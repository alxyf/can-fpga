==> flow/design.v <==
module PMRAMIF
#(
    parameter DATA_WIDTH        = 32,
    parameter ADDR_WIDTH        = 20,
    parameter CLK_FREQUENCY     = 200_000_000,
    parameter OP_CYCLE_NS       = 35
)(
    input                          clk,
    input                          rst,
    input       [DATA_WIDTH-1 : 0] data_wr,
    input       [ADDR_WIDTH-1 : 0] addr_wr,
    input                          wr_en,
    output reg                     wr_done,
    output reg                     wr_busy,
    output reg  [DATA_WIDTH-1 : 0] data_rd,
    input       [ADDR_WIDTH-1 : 0] addr_rd,
    input                          rd_en,
    output reg                     rd_done,
    output reg                     rd_busy,
    inout       [DATA_WIDTH-1 : 0] mram_data,
    output reg  [ADDR_WIDTH-1 : 0] mram_addr,
    output reg                     mram_ng,
    output reg                     mram_nw,
    output reg                     mram_nce
);
function integer clog2;
input integer value;
    begin
        value = value-1;
        for ( clog2 = 0; value > 0; clog2 = clog2+1 ) begin
            value = value >> 1;
        end
    end
endfunction
localparam CLK_PERIOD_NS         = 1_000_000_000 / CLK_FREQUENCY;
localparam OP_CLK_CYCLES         = (OP_CYCLE_NS + CLK_PERIOD_NS - 1) / CLK_PERIOD_NS;
localparam OP_COUNTER_WIDTH      = clog2(OP_CLK_CYCLES + 1);
wire op_done;
wire begin_op;
reg [DATA_WIDTH-1 : 0]       data_wr_reg;
reg [ADDR_WIDTH-1 : 0]       addr_wr_reg;
reg [ADDR_WIDTH-1 : 0]       addr_rd_reg;
reg [OP_COUNTER_WIDTH-1 : 0] op_counter    = 0;
reg                          op_counter_en = 1'b0;
assign mram_data = mram_nw ? { DATA_WIDTH {1'bz} } : data_wr_reg;
assign op_done   = (op_counter == OP_CLK_CYCLES);
assign begin_op  = (op_counter == 0);
    always @( posedge clk ) begin
        if ( op_counter_en ) begin
            if ( op_counter < OP_CLK_CYCLES ) begin
                op_counter <= op_counter + 1'b1;
            end else begin
                op_counter <= 0;
            end
        end else begin
            op_counter <= 0;
        end
    end
    always @( posedge clk ) begin
        case (STATE)
         IDLE :         begin
                            mram_nce      <= 1'b1;
                            mram_nw       <= 1'b1;
                            mram_ng       <= 1'b1;
                        end
        MRAM_WRITE :    begin
                            if ( begin_op ) begin
                                mram_addr <= addr_wr_reg;
                                mram_nce  <= 1'b0;
                                mram_ng   <= 1'b1;
                                mram_nw   <= 1'b0;                    
                            end else begin
                                if ( op_done ) begin
                                    mram_ng <= 1'b1;
                                    mram_nw <= 1'b1;
                                end
                            end
                        end
        MRAM_READ :     begin
                            if ( begin_op ) begin
                                mram_addr <= addr_rd_reg;
                                mram_nce  <= 1'b0;
                                mram_ng   <= 1'b0;
                                mram_nw   <= 1'b1;                    
                            end else begin
                                if ( op_done ) begin
                                    mram_nce  <= 1'b1;
                                    mram_ng   <= 1'b1;
                                end
                            end
                        end
        default:        begin
                            mram_nce <= 1'b1;
                            mram_nw <= 1'b1;
                            mram_ng <= 1'b1;
                        end
        endcase
    end
    localparam IDLE = 0;
    localparam MRAM_WRITE = 1;
    localparam MRAM_READ  = 2;
    reg [1:0] STATE;
    always @( posedge clk ) begin
        if ( rst ) begin
            STATE <= IDLE;
        end else begin
            case (STATE)
                IDLE :          begin
                                    if ( wr_en ) begin
                                        data_wr_reg   <= data_wr;
                                        addr_wr_reg   <= addr_wr;                                    
                                        wr_busy       <= 1'b1;
                                        op_counter_en <= 1'b1;
                                        STATE         <= MRAM_WRITE;                                    
                                    end else begin
                                        if ( rd_en ) begin              
                                            addr_rd_reg   <= addr_rd;                                        
                                            rd_busy       <= 1'b1;
                                            op_counter_en <= 1'b1;
                                            STATE         <= MRAM_READ;                                                                                
                                        end else begin
                                            wr_done       <= 1'b0;
                                            rd_done       <= 1'b0;
                                            op_counter_en <= 1'b0;
                                            wr_busy       <= 1'b0;
                                            rd_busy       <= 1'b0;
                                            data_wr_reg   <= 0;
                                            addr_wr_reg    <= 0;
                                            addr_rd_reg   <= 0;
                                        end
                                    end
                                end
                MRAM_WRITE:     begin
                                    if ( op_done ) begin                                    
                                        wr_done       <= 1'b1;
                                        wr_busy       <= 1'b0;
                                        op_counter_en <= 1'b0;
                                        if ( rd_en ) begin
                                            addr_rd_reg   <= addr_rd;                                        
                                            rd_busy       <= 1'b1;
                                            op_counter_en <= 1'b1;
                                            STATE         <= MRAM_READ;
                                        end else begin
                                            STATE <= IDLE;
                                        end
                                    end
                                    rd_done <= 1'b0;
                                end
                MRAM_READ:      begin
                                    if ( op_done ) begin
                                        rd_done       <= 1'b1;
                                        rd_busy       <= 1'b0;
                                        data_rd       <= mram_data;
                                        op_counter_en <= 1'b0;
                                        if ( wr_en ) begin
                                            data_wr_reg   <= data_wr;
                                            addr_wr_reg   <= addr_wr;                                        
                                            wr_busy       <= 1'b1;
                                            op_counter_en <= 1'b1;
                                            STATE         <= MRAM_WRITE;
                                        end else begin
                                            STATE <= IDLE;
                                        end
                                    end
                                    wr_done <= 1'b0;
                                end
                default:        begin                                
                                    STATE <= IDLE;
                                end
            endcase
        end
    end
endmodule
Tool chain data of PMRAMIF
What the tools print for PMRAMIF, step after step.
Lines are those of the file above, counted from 1.
Cell names lack the library's common part.
{"block": "inputs", "design": "PMRAMIF", "clock_port": "clk", "cell_library": "sky130hd", "lib_corner": "tt_025C_1v80"}

Word-level counts
Yosys after proc, flatten, opt, wreduce and memory -nomap, before mapping. Memory bits, and registers merged into a memory's read port (data or address), are not among the register bits. Print and check cells are not counted.
{"block": "bits", "wordCells": 107, "in_bits": 76, "reg_bits": 137, "out_inout_bits": 91}
{"block": "classes", "cmp": 1, "eq_ne": 15, "muxes": 55, "add_sub_neg": 1, "n_logic": 1, "reduce_logical": 19}
{"block": "op_table", "op": "two-way mux 20 bit", "count": 10}
{"block": "op_table", "op": "two-way mux 32 bit", "count": 5}
{"block": "op_table", "op": "case mux 20 bit (select 2 bit)", "count": 3}
{"block": "op_table", "op": "case mux 32 bit (select 2 bit)", "count": 1}
{"block": "op_table", "op": "two-way mux 1 bit", "count": 22}
{"block": "op_table", "op": "AND reduction 5 bit", "count": 4}
{"block": "op_table", "op": "!= test 2 bit (second input constant)", "count": 8}
{"block": "op_table", "op": "case mux 1 bit (select 3 bit)", "count": 5}
{"block": "op_table", "op": "!= test 3 bit (second input constant)", "count": 4}
{"block": "op_table", "op": "AND reduction 6 bit", "count": 2}
{"block": "op_table", "op": "two-way mux 2 bit", "count": 5}
{"block": "op_table", "op": "AND reduction 3 bit", "count": 3}
{"block": "op_table", "op": "AND reduction 2 bit", "count": 3}
{"block": "op_table", "op": "nonzero test 2 bit", "count": 3}
{"block": "op_table", "op": "case mux 2 bit (select 3 bit)", "count": 1}
{"block": "op_table", "op": "case mux 1 bit (select 2 bit)", "count": 3}
{"block": "op_table", "op": "AND reduction 4 bit", "count": 1}
{"block": "op_table", "op": "adder 3 x 1 -> 3 bit (second input constant)", "count": 1}
{"block": "op_table", "op": "less-than comparator 3 bit (second input constant)", "count": 1}
{"block": "op_table", "op": "equality test 3 bit (second input constant)", "count": 1}
{"block": "op_table", "op": "zero test 3 bit", "count": 1}
{"block": "op_table", "op": "nonzero test 3 bit", "count": 1}
{"block": "op_table", "op": "equality test 2 x 1 -> 1 bit (second input constant)", "count": 1}
{"block": "op_table", "op": "equality test 2 bit (second input constant)", "count": 1}
{"block": "op_table", "op": "zero test 2 bit", "count": 1}
{"block": "op_table", "op": "inverter 1 bit", "count": 1}

Depth
Depth = most cells in a row (Yosys ltp): at word level without a register or memory, in the mapped netlist without a sequential cell, where the memories' decode and read muxes count.
{"block": "logic_depth", "ltp_word": 4, "abc_area": 0, "depth_mapped": 5, "mapped_depth_nobuf": 5}

Mapped cells and area
Yosys stat after the flow's synthesis: flattened, memories mapped to cells. It holds for the ABC_AREA given above (unset counts as 0); a run with the other value may have another netlist.
Totals and module areas in this step are rounded.
{"block": "synth_totals", "ffs": 138, "stdcells": 308, "sequential_area_um2": 4070, "yosys_area_um2": 5270, "buffers": 15}
{"block": "types", "cell_type": "edfxtp_1", "count": 131, "type_area_um2": 3.93E+03}
{"block": "types", "cell_type": "nor2b_1", "count": 74, "type_area_um2": 462.944}
{"block": "types", "cell_type": "mux2_2", "count": 21, "type_area_um2": 236.477}
{"block": "types", "cell_type": "dfxtp_1", "count": 7, "type_area_um2": 140.134}
{"block": "types", "cell_type": "buf_2", "count": 10, "type_area_um2": 50.048}
{"block": "types", "cell_type": "ha_1", "count": 4, "type_area_um2": 50.048}
{"block": "types", "cell_type": "nor2_1", "count": 10, "type_area_um2": 37.536}
{"block": "types", "cell_type": "a21oi_1", "count": 7, "type_area_um2": 35.034}
{"block": "types", "cell_type": "buf_6", "count": 3, "type_area_um2": 33.782}
{"block": "types", "cell_type": "nand2b_1", "count": 4, "type_area_um2": 25.024}
{"block": "types", "cell_type": "nor4b_4", "count": 1, "type_area_um2": 23.773}
{"block": "types", "cell_type": "a21o_1", "count": 3, "type_area_um2": 22.522}
{"block": "types", "cell_type": "a31oi_4", "count": 1, "type_area_um2": 21.27}
{"block": "types", "cell_type": "o21ai_0", "count": 4, "type_area_um2": 20.019}
{"block": "types", "cell_type": "inv_1", "count": 5, "type_area_um2": 18.768}
{"block": "types", "cell_type": "buf_4", "count": 2, "type_area_um2": 15.014}
{"block": "types", "cell_type": "nand2_1", "count": 4, "type_area_um2": 15.014}
{"block": "types", "cell_type": "a211oi_2", "count": 1, "type_area_um2": 12.512}
Not listed: further types 14, cells in them 16.

Timing after synthesis
Source: OpenSTA report_checks on the synthesized netlist (no wires, ideal clock, input and output delay 20% of the period each), path of least setup slack; recovery checks are left aside. Register names are those of the netlist, which keeps one name where synthesis merged equal registers.
{"block": "synth_timing", "path_kind": "input-to-reg", "startpoint": "input port rd_en", "endpoint": "register addr_wr_reg[0]", "tclk_ns": 6.0, "delay_ns": 3.074, "path_stages": 4, "setup_ns": 0.462, "arrival_time_ns": 3.812, "required_time_ns": 5.538, "in_delay_ns": 1.200, "t_first_pin_ns": 1.200, "setup_slack_ns": 1.726, "path_buffers": 1, "period_less_setup_slack_ns": 4.274}
"delay_ns" = arrival - input delay + setup time.
"path_stages": output pins that drive a net of the path, with the launching flip-flop's if there is one; two outputs of one cell count as two.
"period_less_setup_slack_ns" = period - worst setup slack (recovery checks aside). The figure is calculated, with input and output delays left at 20% of the set period.
Between the ends stands the longest chain of elaborated cells between them, by number of cells; it is not shown to be the way that was timed. Of several equally long chains one is given.
Each line given opens the expression or statement behind the cell; cells for indexed reads and writes are added by Yosys, which also makes memories of some case tables.
At most two assigning lines are given for a register; there are more.
The path ends at the enable pin of a flip-flop; only ways to that pin are counted.
{"block": "synth_via", "cell_sequence": "buf_2 > nand2b_1 > a2bb2oi_1 > nor2_1", "elab_chain_cells": 2, "cells_between": 2, "lines_between": 0, "classes_between": "1 x eq/ne; 1 x reduce/logical"}
{"block": "synth_rtl", "item": "start, declared", "line_no": 17, "text": "input                          rd_en,"}
{"block": "synth_rtl", "item": "!= test 3 bit"}
{"block": "synth_rtl", "item": "AND reduction 5 bit"}
{"block": "synth_rtl", "item": "end, assigned", "line_no": 111, "text": "addr_wr_reg   <= addr_wr;"}
{"block": "synth_rtl", "item": "end, assigned", "line_no": 157, "text": "addr_wr_reg   <= addr_wr;"}
{"block": "synth_rtl", "item": "end, declared", "line_no": 41, "text": "reg [ADDR_WIDTH-1 : 0]       addr_wr_reg;"}

Worst path after layout
From the final timing report of run 1: the path of least setup slack in the routed layout; clock arrival at registers is part of the times.
{"block": "layout_timing", "path_kind": "input-to-reg", "startpoint": "input port wr_en", "endpoint": "register addr_wr_reg[0]", "path_stages": 4, "setup_slack_ns": 1.81, "required_time_ns": 4.40, "arrival_time_ns": 2.59, "setup_ns": 0.31, "tclk_ns": 4.3, "t_first_pin_ns": 0.86, "in_delay_ns": 0.86, "path_buffers": 2}
Between the ends stands the longest chain of elaborated cells between them, by number of cells; it is not shown to be the way that was timed. Of several equally long chains one is given.
At most two assigning lines are given for a register; there are more.
The path ends at the enable pin of a flip-flop; only ways to that pin are counted.
{"block": "layout_via", "cell_sequence": "clkdlybuf4s50_1 > a2bb2oi_1 > nor2_4 > buf_12", "elab_chain_cells": 2, "cells_between": 3, "lines_between": 0, "classes_between": "2 x eq/ne; 1 x reduce/logical"}
{"block": "layout_rtl", "item": "start, declared", "line_no": 12, "text": "input                          wr_en,"}
{"block": "layout_rtl", "item": "!= test 2 bit"}
{"block": "layout_rtl", "item": "AND reduction 5 bit"}
{"block": "layout_rtl", "item": "end, assigned", "line_no": 111, "text": "addr_wr_reg   <= addr_wr;"}
{"block": "layout_rtl", "item": "end, assigned", "line_no": 157, "text": "addr_wr_reg   <= addr_wr;"}
{"block": "layout_rtl", "item": "end, declared", "line_no": 41, "text": "reg [ADDR_WIDTH-1 : 0]       addr_wr_reg;"}

# Flow runs of PMRAMIF

PMRAMIF through Yosys and OpenROAD on sky130hd: 2 stored runs, unordered, with their settings and measured results. The constraints put input and output delay at 20% of the set period each and load the outputs with 0.01 pF.
"clock_period_reached_ns": clock period set for the run, less the worst setup slack. It is reckoned from that one timing run; input and output delays stay at 20% of the period that was set.
"worst_path_time_ns" is the time allowed to the run's worst setup path (the clock period less input and output delay, where it has them) less its slack. Clock arrival times count: a late capture clock shortens it, a late launch clock lengthens it.
"design_power_mw": no workload was simulated; the value follows from the tool's default switching activity.
Values from the reports are rounded here.

{"run": "run 1", "settings": { "period_ns": 4.3, "CORE_UTILIZATION": 45, "CORE_ASPECT_RATIO": 0.95, "CELL_PAD_IN_SITES_DETAIL_PLACEMENT": 0, "TNS_END_PERCENT": 85, "ABC_AREA": 0, "SLEW_MARGIN": 25, "MAX_ROUTING_LAYER": "met5", "CAP_MARGIN": 20, "CORE_MARGIN": 2 }, "results": { "synthesis_area_um2": 5270, "total_die_area_um2": 12600, "cell_area_final_um2": 7400, "layout_utilization_frac": 0.649, "fin_ws_ns": 1.81, "fin_tns_ns": 0.000, "hold_ws_ns": 0.473, "design_power_mw": 3.39, "clock_period_reached_ns": 2.495, "worst_path_time_ns": 1.63, "worst_setup_path_type": "input-to-reg" }}
{"run": "run 2", "settings": { "period_ns": 2.93, "CAP_MARGIN": 20, "CORE_MARGIN": 2, "CORE_UTILIZATION": 40, "SLEW_MARGIN": 20 }, "results": { "synthesis_area_um2": 5270, "total_die_area_um2": 14100, "cell_area_final_um2": 7420, "layout_utilization_frac": 0.583, "fin_ws_ns": 0.931, "fin_tns_ns": 0.000, "hold_ws_ns": 0.273, "design_power_mw": 4.81, "clock_period_reached_ns": 1.999, "worst_path_time_ns": 2.00, "worst_setup_path_type": "reg-to-reg" }}

==> flow/design.v <==
module baud_rate
#(
	parameter FREQ_I = 50_000_000,
	parameter FREQ_O = 50_000,
	parameter END_COUNT = FREQ_I/(FREQ_O*2) - 1
)(	
	input rst_i,
	input clk_i,
	output baud_clk_o
);
reg baud_clk_o_reg = 1'b0;
reg [9:0] count = 10'd0;
assign baud_clk_o = baud_clk_o_reg;
always @(posedge clk_i) begin
	if (rst_i == 1) begin
		count 		<= 10'd0;
	end
	else if (count == END_COUNT) begin
		count 		<= 10'd0;
		baud_clk_o_reg 	<= ~baud_clk_o_reg;
 	end else begin
		count			<= count + 10'd1;
	end
end
endmodule	
---- From RTL to reports: baud_rate ----
What the tools print for baud_rate, step after step.
Lines are those of the file above, counted from 1.
Library cell names are shortened.
Not given: -
design
  top ..................................... baud_rate
  clock input ............................. clk_i
  standard-cell library ................... sky130hd
  corner .................................. tt_025C_1v80

---- Word-level counts ----
Counts by Yosys on the flattened word-level netlist (proc, flatten, opt, wreduce; memories kept). Register bits leave out memories and registers merged into their read ports (data or address); mux counts leave out enables and synchronous resets folded into registers. Print and check cells are left out. Cells with the same type and inputs are merged into one.
word-level totals
  output and inout port bits .............. 1
  elaborated cells ........................ 8
  bits in registers ....................... 11
  bits of input ports ..................... 2
cells by class
  reduce/logical cells .................... 2
  equality and inequality tests ........... 1
  $add $sub $neg .......................... 1
  bitwise logic cells ..................... 2
operators with widths
  cell                                                   number
  adder 10 x 1 -> 10 bit (second input constant)         1
  equality test 10 x 9 -> 1 bit (second input constant)  1
  inverter 1 bit                                         2
  AND reduction 2 bit                                    1
  OR reduction 2 bit                                     1

---- Longest topological paths ----
Yosys ltp: most cells in a row. Word level: on the elaborated netlist, between registers, memories and ports. Mapped: between sequential cells and ports; inverters and the memories' decode and read muxes count.
depth
  depth in word-level cells ............... 2
  ABC_AREA ................................ 1
  depth in mapped cells ................... 8
  gate-level depth less buffers ........... 8

---- Synthesis result ----
The flow's flattened synthesis, as Yosys stat reports it; memories are mapped. The netlist is that of the ABC_AREA named above (0 if unset); the other value can give another one.
cells by type
  cell type  number  area in all (um^2)
  dfxtp_1    10      200.192
  nand2_1    16      60.058
  nor2_1     14      52.55
  inv_1      10      37.536
  edfxtp_1   1       30.029
  ha_1       2       25.024
  nor2_2     4       25.024
  nand3_1    4       20.019
  nand3_2    2       20.019
  xnor2_1    2       17.517
  nand2_4    1       11.261
  nor2_4     1       11.261
  xor2_1     1       8.758
  nor3b_1    1       7.507
  o21bai_1   1       7.507
  nor3_1     1       5.005
mapped netlist
  standard cells after synthesis .......... 71
  chip area (Yosys) ....................... 539.3 um^2
  buffer cells ............................ 0
  sequential area ......................... 230.2 um^2
  flip-flops .............................. 11

---- Worst setup path after synthesis ----
Source: OpenSTA report_checks on the synthesized netlist (no wires, ideal clock, input and output delay 20% of the period each), path of least setup slack; recovery checks are left aside. Register names are those of the netlist, which keeps one name where synthesis merged equal registers.
path after synthesis
  path kind ............................... reg2reg
  from .................................... register count[0]
  to ...................................... register baud_clk_o_reg
  period .................................. 1.7 ns
  delay of the path ....................... 1.264 ns
  arrival ................................. 0.965 ns
  library setup time ...................... 0.299 ns
  driving pins on the path ................ 5
  required time ........................... 1.401 ns
  slack ................................... 0.436 ns
  synthesis period reached ................ 1.264 ns
"delay of the path" = arrival - input delay + setup time.
"driving pins on the path" counts driving pins, that of a launching flip-flop among them; a cell with two outputs on the path counts twice.
"synthesis period reached" = period - worst setup slack (recovery checks aside). The figure is calculated, with input and output delays left at 20% of the set period.
Between the ends stands the longest chain of elaborated cells between them, by number of cells; it is not shown to be the way that was timed. Of several equally long chains one is given.
A line is the first line of the expression or statement that the cell stems from. Yosys adds cells for indexed reads and writes and turns some case tables into memories.
A register here has more assigning lines than the two given.
on the way, after synthesis
  path through ............................ dfxtp_1 > ha_1 > nor3b_1 > nand3_2 > nor2_1
  length of the longest elaborated chain .. 2
  elaborated cells on any way between the ends .. 2
  classes of those cells .................. eq/ne: 1; reduce/logical: 1
ends and longest elaborated chain, after synthesis
  item                           RTL line  source
  start, declared                12        reg [9:0] count = 10'd0;
  start, assigned                16        count <= 10'd0;
  start, assigned                22        count <= count + 10'd1;
  equality test 10 x 9 -> 1 bit  18        else if (count == END_COUNT) begin
  AND reduction 2 bit            -
  end, assigned                  20        baud_clk_o_reg <= ~baud_clk_o_reg;
  end, declared                  11        reg baud_clk_o_reg = 1'b0;

---- Timing after layout ----
Path of least setup slack in the final report of entry A (OpenROAD, finished layout, wires in). Where an end is a register, its clock arrival counts in the times.
path post-layout
  path kind ............................... reg2out
  from .................................... register baud_clk_o_reg
  to ...................................... output port baud_clk_o
  arrival ................................. 1.14 ns
  period .................................. 2.56 ns
  driving pins on the path ................ 2
  required time ........................... 2.05 ns
  output delay ............................ 0.51 ns
  slack ................................... 0.91 ns
on the way, post-layout
  path through ............................ edfxtp_1 > clkdlybuf4s50_1
  length of the longest elaborated chain .. 0
  elaborated cells on any way between the ends .. 0
ends and longest elaborated chain, post-layout
  item             RTL line  source
  start, declared  11        reg baud_clk_o_reg = 1'b0;
  start, assigned  20        baud_clk_o_reg <= ~baud_clk_o_reg;
  end, declared    9         output baud_clk_o

Wiki page: baud_rate / flow data

Measured data: module baud_rate, platform sky130hd, 2 stored runs of the flow under differing settings, order arbitrary. Input and output delays are each 20% of the period that was set; the output load is 0.01 pF.
"achieved clock period (ns)" is the run's clock period less its worst setup slack. It is reckoned from that one timing run; input and output delays stay at 20% of the period that was set.
"worst setup path time (ns)" means the part of the period allowed to the worst setup path (the constraints hold back 20% at inputs and 20% at outputs) less its slack; where the path has registers, the arrival times of their clocks count too.
By "finish__power__total" is meant OpenSTA's value without simulated activity: inputs other than the clock are taken to toggle once in ten clock periods, and the tool carries that through the logic.

Flow files of entry A
==> flow/run.sh <==
#!/bin/bash
# the make line also repeats the synthesis and layout settings of config.mk as NAME=value (left out here)
make -C /OpenROAD-flow-scripts/flow DESIGN_CONFIG=/design/flow/config.mk WORK_HOME=/design/flow/orfs CLKGATE_MAP_FILE= finish
==> flow/config.mk <==
export PLATFORM = sky130hd
export DESIGN_NAME = baud_rate
export DESIGN_NICKNAME = baud_rate
export VERILOG_FILES = /design/flow/design.v
export SDC_FILE = /design/flow/constraint.sdc
export NUM_CORES = 4
export LEC_CHECK = 0
export ABC_AREA = 1
export CAP_MARGIN = 25
export CELL_PAD_IN_SITES_DETAIL_PLACEMENT = 2
export CELL_PAD_IN_SITES_GLOBAL_PLACEMENT = 1
export CORE_MARGIN = 2
export CORE_UTILIZATION = 18
export CTS_CLUSTER_DIAMETER = 273
export HOLD_SLACK_MARGIN = -0.08
export MAX_ROUTING_LAYER = met4
export PLACE_DENSITY_LB_ADDON = 0.18
export SETUP_SLACK_MARGIN = -0.19
export SLEW_MARGIN = 20
==> flow/constraint.sdc <==
create_clock -name core_clock -period 2.56 [get_ports {clk_i}]
set_input_delay 0.5120 -clock core_clock [delete_from_list [all_inputs] [get_ports {clk_i}]]
set_output_delay 0.5120 -clock core_clock [all_outputs]
set_load 0.01 [all_outputs]

report of entry A
yosys chip area after synthesis (um^2): 539.3
finish__design__die__area: 3449.8
finish__design__instance__area__stdcell: 624.3
finish__design__instance__utilization: 0.2226
finish__timing__setup__ws: 0.905
finish__timing__setup__tns: 0.000
finish__timing__hold__ws: 0.516
finish__power__total: 3.173e-04
achieved clock period (ns): 1.655
worst setup path time (ns): 1.14
worst setup path kind: reg2out

Flow files of entry B
==> flow/run.sh <==
#!/bin/bash
# the make line also repeats the synthesis and layout settings of config.mk as NAME=value (left out here)
make -C /OpenROAD-flow-scripts/flow DESIGN_CONFIG=/design/flow/config.mk WORK_HOME=/design/flow/orfs CLKGATE_MAP_FILE= finish
==> flow/config.mk <==
export PLATFORM = sky130hd
export DESIGN_NAME = baud_rate
export DESIGN_NICKNAME = baud_rate
export VERILOG_FILES = /design/flow/design.v
export SDC_FILE = /design/flow/constraint.sdc
export NUM_CORES = 4
export LEC_CHECK = 0
export CAP_MARGIN = 40
export CELL_PAD_IN_SITES_DETAIL_PLACEMENT = 1
export CORE_MARGIN = 8
export CORE_UTILIZATION = 66
export CTS_CLUSTER_SIZE = 44
export GPL_ROUTABILITY_DRIVEN = 0
export MAX_ROUTING_LAYER = met5
export SETUP_SLACK_MARGIN = 0.09
export SLEW_MARGIN = 25
export TNS_END_PERCENT = 50
==> flow/constraint.sdc <==
create_clock -name core_clock -period 1.17 [get_ports {clk_i}]
set_input_delay 0.2340 -clock core_clock [delete_from_list [all_inputs] [get_ports {clk_i}]]
set_output_delay 0.2340 -clock core_clock [all_outputs]
set_load 0.01 [all_outputs]

report of entry B: did not finish, floorplan, PDN-0185
